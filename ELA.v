==> flow/design.v <==
`timescale 1ns/10ps
module ELA(clk, rst, in_data, data_rd, req, wen, addr, data_wr, done);
	input				clk;
	input				rst;
	input		[7:0]	in_data;
	input		[7:0]	data_rd;
	output				req;
	output				wen;
	output		[9:0]	addr;
	output		[7:0]	data_wr;
	output				done;
	reg ready, req, wen, done;
	reg [3:0] save_num;
	reg [4:0] count;
	reg [7:0] data_wr, a, b, c, d, e, f, d1, d2, d3, min, result;
	reg [9:0] addr, addr_count, addr_read;
	reg [1:0] currentstate, nextstate;
	parameter [1:0] req_high = 0, save_data = 1, read_data = 2, output_data = 3;
	always @(posedge clk or posedge rst) begin
		if (rst) begin
			currentstate <= req_high;
		end
		else begin
			currentstate <= nextstate;
		end
	end
	always @(*) begin
		case(currentstate)
			req_high: begin
				nextstate = save_data;
			end
			save_data: begin
				if(count == 31 && addr_count != 991)
					nextstate = req_high;
				else if (addr_count == 991)
					nextstate = read_data;
				else
					nextstate = save_data;
			end
			read_data: begin
				if (ready==1) begin
					nextstate = output_data;
				end
				else
					nextstate = read_data;
			end
			output_data:begin
				nextstate = read_data;
			end
		endcase
	end
	always @(posedge clk or posedge rst) begin
		if (rst) begin
			req <= 1'b0;
			wen <= 1'b0;
			done <= 1'b0;
			addr <= 10'b0;
			count <= 4'b0;
			save_num <= 0;
			addr_count <= 10'b0;
			addr_read <= 10'd32;
			data_wr <= 8'b0;
		end
		else begin
			case(currentstate)
				req_high: begin
					req <= 1'b1;
					wen <= 1'b0;
					done <= 1'b0;
					data_wr <= 8'b0;
					if(addr_count!=0)
						addr_count <= addr_count + 32;
				end
				save_data: begin
					req <= 1'b0;
					wen <= 1'b1;
					done <= 1'b0;
					data_wr <= in_data;
					addr <= addr_count;
					addr_count <= addr_count + 1;
					count <= count + 1;
				end
				read_data: begin
					wen <= 1'b0;
					req <= 1'b0;
					done <= 1'b0;
					if(count == 0) begin
						if (save_num == 0) begin
							ready <= 0;
							save_num <= 1;
							addr <= addr_read - 32;
						end
						else if (save_num == 1) begin
							ready <= 0;
							b <= data_rd;
							save_num <= 2;
							addr <= addr_read + 32;
						end
						else if (save_num == 2) begin
							ready <= 0;
							e <= data_rd;
							save_num <=3;
							addr <= addr_read - 31;
						end
						else if (save_num == 3) begin
							ready <= 1;
							c <= data_rd;
							save_num <= 4;
							addr <= addr_read + 33;
						end
						else if (save_num == 4) begin
							ready <= 0;
							f <= data_rd;
							save_num <= 0;
						end
					end
					else begin
						case(save_num)
							0: begin
								a <= b;
								d <= e;
								b <= c;
								e <= f;
								ready <= 0;
								save_num <= 1;
								addr <= addr_read - 31;
							end
							1: begin
								ready <= 1;
								c <= data_rd;
								save_num <= 2;
								addr <= addr_read + 33;
							end
							2:begin
								ready <= 0;
								f <= data_rd;
								save_num <= 0;
							end
						endcase
					end
				end
				output_data: begin
					req <= 1'b0;
					wen <= 1'b1;
					ready <= 1'b0;
					addr <= addr_read;
					if (addr_read > 959) begin
						done <= 1'b1;
					end
					if (count==0 || count==31)
						data_wr <= (b+e)/2;
					else begin
						data_wr <= result;
					end
					if (count == 31) begin
						addr_read <= addr_read + 33;
					end
					else begin
						addr_read <= addr_read + 1;
					end
					count <= count + 1;
				end
			endcase
		end
	end
always@(*) begin
	d1 = (a < f) ? f - a : a - f;
	d2 = (b < e) ? e - b : b - e;
	d3 = (c < d) ? d - c : c - d;
	min = d1<d2 ? d1<d3 ? d1:d3 : d2<d3 ? d2:d3;
	result = min == d2 ? (b+e) / 2 : min == d1 ? (a+f) / 2 : (c+d) / 2;
end
endmodule
Tool chain data of ELA

Tool output for the design above, in the order of the flow.
Lines are those of the file above, counted from 1.
Operators carry their Yosys type and port widths (W data, S select, Z words).
Library cell names are shortened.
A cell with n/a has no value.

Top: ELA
Clock port: clk
Cell library: sky130hd
Library corner: tt_025C_1v80

Word-level counts

Source: Yosys, flattened and elaborated, memories not mapped. Widths are those after wreduce. Registers that Yosys merges into a memory's read port (data or address) are not register bits. Print and check cells do not count.

Bits in registers: 101
Bits of input ports: 18
Output and inout bits: 21
Word-level cells: 165

$add $sub $neg: 17
$lt $le $gt $ge: 7
Equal/unequal tests: 24
Muxes and demuxes: 63
Bitwise logic cells: 2
Reduce/logical cells: 35

Operators with widths:

| cell                    | count |
| $mux W8                 | 29 |
| $mux W10                | 7 |
| $sub A8 B8 Y8           | 6 |
| $lt A8 B8 Y1            | 6 |
| $pmux W10 S2            | 2 |
| $add A10 B6 Y10 const B | 3 |
| $pmux W10 S3            | 1 |
| $add A8 B8 Y9           | 3 |
| $pmux W8 S3             | 1 |
| $mux W4                 | 6 |
| $add A10 B1 Y10 const B | 2 |
| $reduce_bool A2 Y1      | 8 |
| $eq A8 B8 Y1            | 2 |
| $pmux W4 S3             | 1 |
| $gt A10 B10 Y1 const B  | 1 |
| $eq A10 B10 Y1 const B  | 1 |
| $ne A10 B10 Y1 const B  | 1 |
| $sub A10 B5 Y10 const B | 1 |
| $sub A10 B6 Y10 const B | 1 |
| $reduce_bool A10 Y1     | 1 |
| $ne A2 B2 Y1 const B    | 5 |
| $pmux W1 S2             | 5 |
| $reduce_bool A3 Y1      | 3 |
| $eq A4 B2 Y1 const B    | 2 |
| $ne A4 B4 Y1 const B    | 2 |
| $reduce_and A4 Y1       | 2 |
| $reduce_bool A4 Y1      | 2 |
| $reduce_and A8 Y1       | 1 |

Not listed: further kinds 28, cells in them 43.

Logic depth

Longest topological path by Yosys (ltp), each cell counted once; first at word level (registers and memories cut), then after technology mapping (sequential cells cut; the memories' decode and read muxes count).

Word-level depth: 10
ABC_AREA: 0
Gate-level depth with buffers: 24
Depth with buffers taken out: 23

Netlist

Yosys stat after the flow's synthesis: flattened, memories mapped to cells. It holds for the ABC_AREA given above (unset counts as 0); a run with the other value may have another netlist.

Cells by type:

| cell     | count | area in all (um^2) |
| edfxtp_1 | 49    | 1.47E+03 |
| ha_1     | 105   | 1,313.76 |
| dfrtp_1  | 52    | 1.3E+03 |
| xnor2_1  | 56    | 490.47 |
| a21oi_1  | 75    | 375.36 |
| inv_1    | 91    | 341.578 |
| nand2_1  | 85    | 319.056 |
| o21ai_0  | 57    | 285.274 |
| nor2_1   | 61    | 228.97 |
| xor2_1   | 26    | 227.718 |
| fa_1     | 9     | 180.173 |
| mux2i_1  | 16    | 160.154 |
| o211ai_1 | 21    | 157.651 |
| a21o_1   | 20    | 150.144 |
| nand3_1  | 20    | 100.096 |
| clkbuf_1 | 25    | 93.84 |
| nor3_1   | 18    | 90.086 |
| a31oi_1  | 14    | 87.584 |

Not listed: further types 70, cells in them 194.

Cell count: 994
Chip area (Yosys): 9,051.2 um^2
Area of sequential cells: 2,851.5 um^2
Mapped flip-flops: 104
Buffer cells: 40

Path before layout

OpenSTA on the mapped netlist: ideal clock, no wires. The path of least setup slack (recovery checks aside). Input and output delay are each 20% of the period. Register names are those of the netlist, which keeps one name where synthesis merged equal registers.

Kind: reg-to-reg
From: register b[0]
To: register data_wr[6]
Period: 6,850 ps
Library setup time: 90 ps
Time at the first pin: 0 ps
Arrival time: 4,974 ps
Required time: 6,760 ps
Path slack: 1,786 ps
Path delay: 5,064 ps
Stages: 24
Path buffers: 0
Period reached after synthesis: 5,064 ps

"path delay" is the arrival time less input delay plus setup time.
"stages": output pins that drive a net of the path, with the launching flip-flop's if there is one; two outputs of one cell count as two.
"period reached after synthesis" = period - worst setup slack (recovery checks aside). The figure is calculated, with input and output delays left at 20% of the set period.
Between the ends stands the longest chain of elaborated cells between them, by number of cells; it is not shown to be the way that was timed. Of several equally long chains one is given.
Each line given opens the expression or statement behind the cell; cells for indexed reads and writes are added by Yosys, which also makes memories of some case tables.
A register here has more assigning lines than the two given.

Cell sequence: edfxtp_1 inv_1 ha_1 inv_1 fa_1 a211oi_1 o211ai_2 nand2_4 mux2i_1 xor2_1 inv_1 ha_1 a21o_1 a21oi_1 o21ai_0 a21o_1 a21oi_1 nor3_1 a32o_1 a221o_1 a211oi_2 a211o_2 nand2_4 o221ai_1
Length of the longest elaborated chain: 10
Elaborated cells on any way between the ends: 15
Classes of those cells: 3 x add/sub; 3 x compare; 2 x eq/ne; 7 x mux

Ends and longest elaborated chain, after synthesis:

| element         | line | text |
| start, declared | 15   | `reg [7:0] data_wr, a, b, c, d, e, f, d1, d2, d3, min, result;` |
| start, assigned | 95   | `b <= data_rd;` |
| start, assigned | 122  | `b <= c;` |
| $sub A8 B8 Y8   | 168  | `d2 = (b < e) ? e - b : b - e;` |
| $mux W8         | 168  |  |
| $lt A8 B8 Y1    | 170  | `min = d1<d2 ? d1<d3 ? d1:d3 : d2<d3 ? d2:d3;` |
| $mux W8 x2      | 170  |  |
| $eq A8 B8 Y1    | 171  | `result = min == d2 ? (b+e) / 2 : min == d1 ? (a+f) / 2 : (c+d) / 2;` |
| $mux W8 x2      | 171  |  |
| $mux W8         | 150  | `if (count==0 \|\| count==31)` |
| $pmux W8 S3     | 65   | `case(currentstate)` |
| end, assigned   | 78   | `data_wr <= in_data;` |
| end, assigned   | 151  | `data_wr <= (b+e)/2;` |
| end, declared   | 10   | `output [7:0] data_wr;` |

Path in the finished layout

Path of least setup slack in the final report of run 2 (OpenROAD, finished layout, wires in). Where an end is a register, its clock arrival counts in the times.
The path's times are printed in steps of 10 ps; the period is the one set.

Kind: reg-to-reg
From: register b[0]
To: register data_wr[0]
Period: 10,900 ps
Library setup time: 120 ps
Time at the first pin: 360 ps
Arrival time: 6,590 ps
Required time: 11,140 ps
Path slack: 4,540 ps
Stages: 23
Path buffers: 0

Between the ends stands the longest chain of elaborated cells between them, by number of cells; it is not shown to be the way that was timed. Of several equally long chains one is given.
A register here has more assigning lines than the two given.

Cell sequence: edfxtp_1 inv_1 ha_1 inv_1 fa_1 a211oi_1 o211ai_2 nand2_4 mux2i_1 xor2_1 inv_1 ha_1 a21o_1 a21oi_1 o21ai_0 a21o_1 a21oi_1 nor3_1 a21oi_1 o221ai_1 nor3_4 mux2i_1 o211ai_2
Length of the longest elaborated chain: 10
Elaborated cells on any way between the ends: 15
Classes of those cells: 3 x add/sub; 3 x compare; 2 x eq/ne; 7 x mux

Ends and longest elaborated chain, after layout:

| element         | line | text |
| start, declared | 15   | `reg [7:0] data_wr, a, b, c, d, e, f, d1, d2, d3, min, result;` |
| start, assigned | 95   | `b <= data_rd;` |
| start, assigned | 122  | `b <= c;` |
| $sub A8 B8 Y8   | 168  | `d2 = (b < e) ? e - b : b - e;` |
| $mux W8         | 168  |  |
| $lt A8 B8 Y1    | 170  | `min = d1<d2 ? d1<d3 ? d1:d3 : d2<d3 ? d2:d3;` |
| $mux W8 x2      | 170  |  |
| $eq A8 B8 Y1    | 171  | `result = min == d2 ? (b+e) / 2 : min == d1 ? (a+f) / 2 : (c+d) / 2;` |
| $mux W8 x2      | 171  |  |
| $mux W8         | 150  | `if (count==0 \|\| count==31)` |
| $pmux W8 S3     | 65   | `case(currentstate)` |
| end, assigned   | 78   | `data_wr <= in_data;` |
| end, assigned   | 151  | `data_wr <= (b+e)/2;` |
| end, declared   | 10   | `output [7:0] data_wr;` |

Ticket comment

Flow measurements of ELA on sky130hd: 2 stored runs with different settings, listed in no order. Input and output delays are each 20% of the period that was set; the output load is 0.01 pF.
"period reached" is the run's clock period less its worst setup slack. It is reckoned from that one timing run; input and output delays stay at 20% of the period that was set.

## Run 1

==> flow/run.sh <==
#!/bin/bash
# the make line also repeats the synthesis and layout settings of config.mk as NAME=value (left out here)
make -C /OpenROAD-flow-scripts/flow DESIGN_CONFIG=/design/flow/config.mk WORK_HOME=/design/flow/orfs CLKGATE_MAP_FILE= finish
==> flow/config.mk <==
export PLATFORM = sky130hd
export DESIGN_NAME = ELA
export DESIGN_NICKNAME = ELA
export VERILOG_FILES = /design/flow/design.v
export SDC_FILE = /design/flow/constraint.sdc
export NUM_CORES = 4
export LEC_CHECK = 0
export CAP_MARGIN = 35
export CELL_PAD_IN_SITES_DETAIL_PLACEMENT = 1
export CORE_ASPECT_RATIO = 1.16
export CORE_MARGIN = 2
export CORE_UTILIZATION = 61
export GPL_ROUTABILITY_DRIVEN = 1
export PLACE_DENSITY_LB_ADDON = 0.28
export SETUP_SLACK_MARGIN = 0.9
export SLEW_MARGIN = 20
==> flow/constraint.sdc <==
create_clock -name core_clock -period 4.96 [get_ports {clk}]
set_input_delay 0.9920 -clock core_clock [delete_from_list [all_inputs] [get_ports {clk}]]
set_output_delay 0.9920 -clock core_clock [all_outputs]
set_load 0.01 [all_outputs]

Run 1: incomplete, clock tree synthesis halted on DPL-0033

## Run 2

==> flow/run.sh <==
#!/bin/bash
# the make line also repeats the synthesis and layout settings of config.mk as NAME=value (left out here)
make -C /OpenROAD-flow-scripts/flow DESIGN_CONFIG=/design/flow/config.mk WORK_HOME=/design/flow/orfs CLKGATE_MAP_FILE= finish
==> flow/config.mk <==
export PLATFORM = sky130hd
export DESIGN_NAME = ELA
export DESIGN_NICKNAME = ELA
export VERILOG_FILES = /design/flow/design.v
export SDC_FILE = /design/flow/constraint.sdc
export NUM_CORES = 4
export LEC_CHECK = 0
export CAP_MARGIN = 20
export CORE_ASPECT_RATIO = 0.8
export CORE_MARGIN = 2
export CORE_UTILIZATION = 24
export GPL_ROUTABILITY_DRIVEN = 1
export MAX_ROUTING_LAYER = met4
export MIN_ROUTING_LAYER = met2
export SETUP_SLACK_MARGIN = 2.52
export SLEW_MARGIN = 20
==> flow/constraint.sdc <==
create_clock -name core_clock -period 10.9 [get_ports {clk}]
set_input_delay 2.1800 -clock core_clock [delete_from_list [all_inputs] [get_ports {clk}]]
set_output_delay 2.1800 -clock core_clock [all_outputs]
set_load 0.01 [all_outputs]

| result of run 2 | value |
|---|---|
| post-synthesis cell area | 9,051.2 um^2 |
| die size | 39,291.9 um^2 |
| standard-cell area of the final layout | 10,256.1 um^2 |
| utilization in the final report | 27.6% |
| worst setup slack after layout | 4,544 ps |
| lowest hold slack | 483 ps |
| period reached | 6,356 ps |
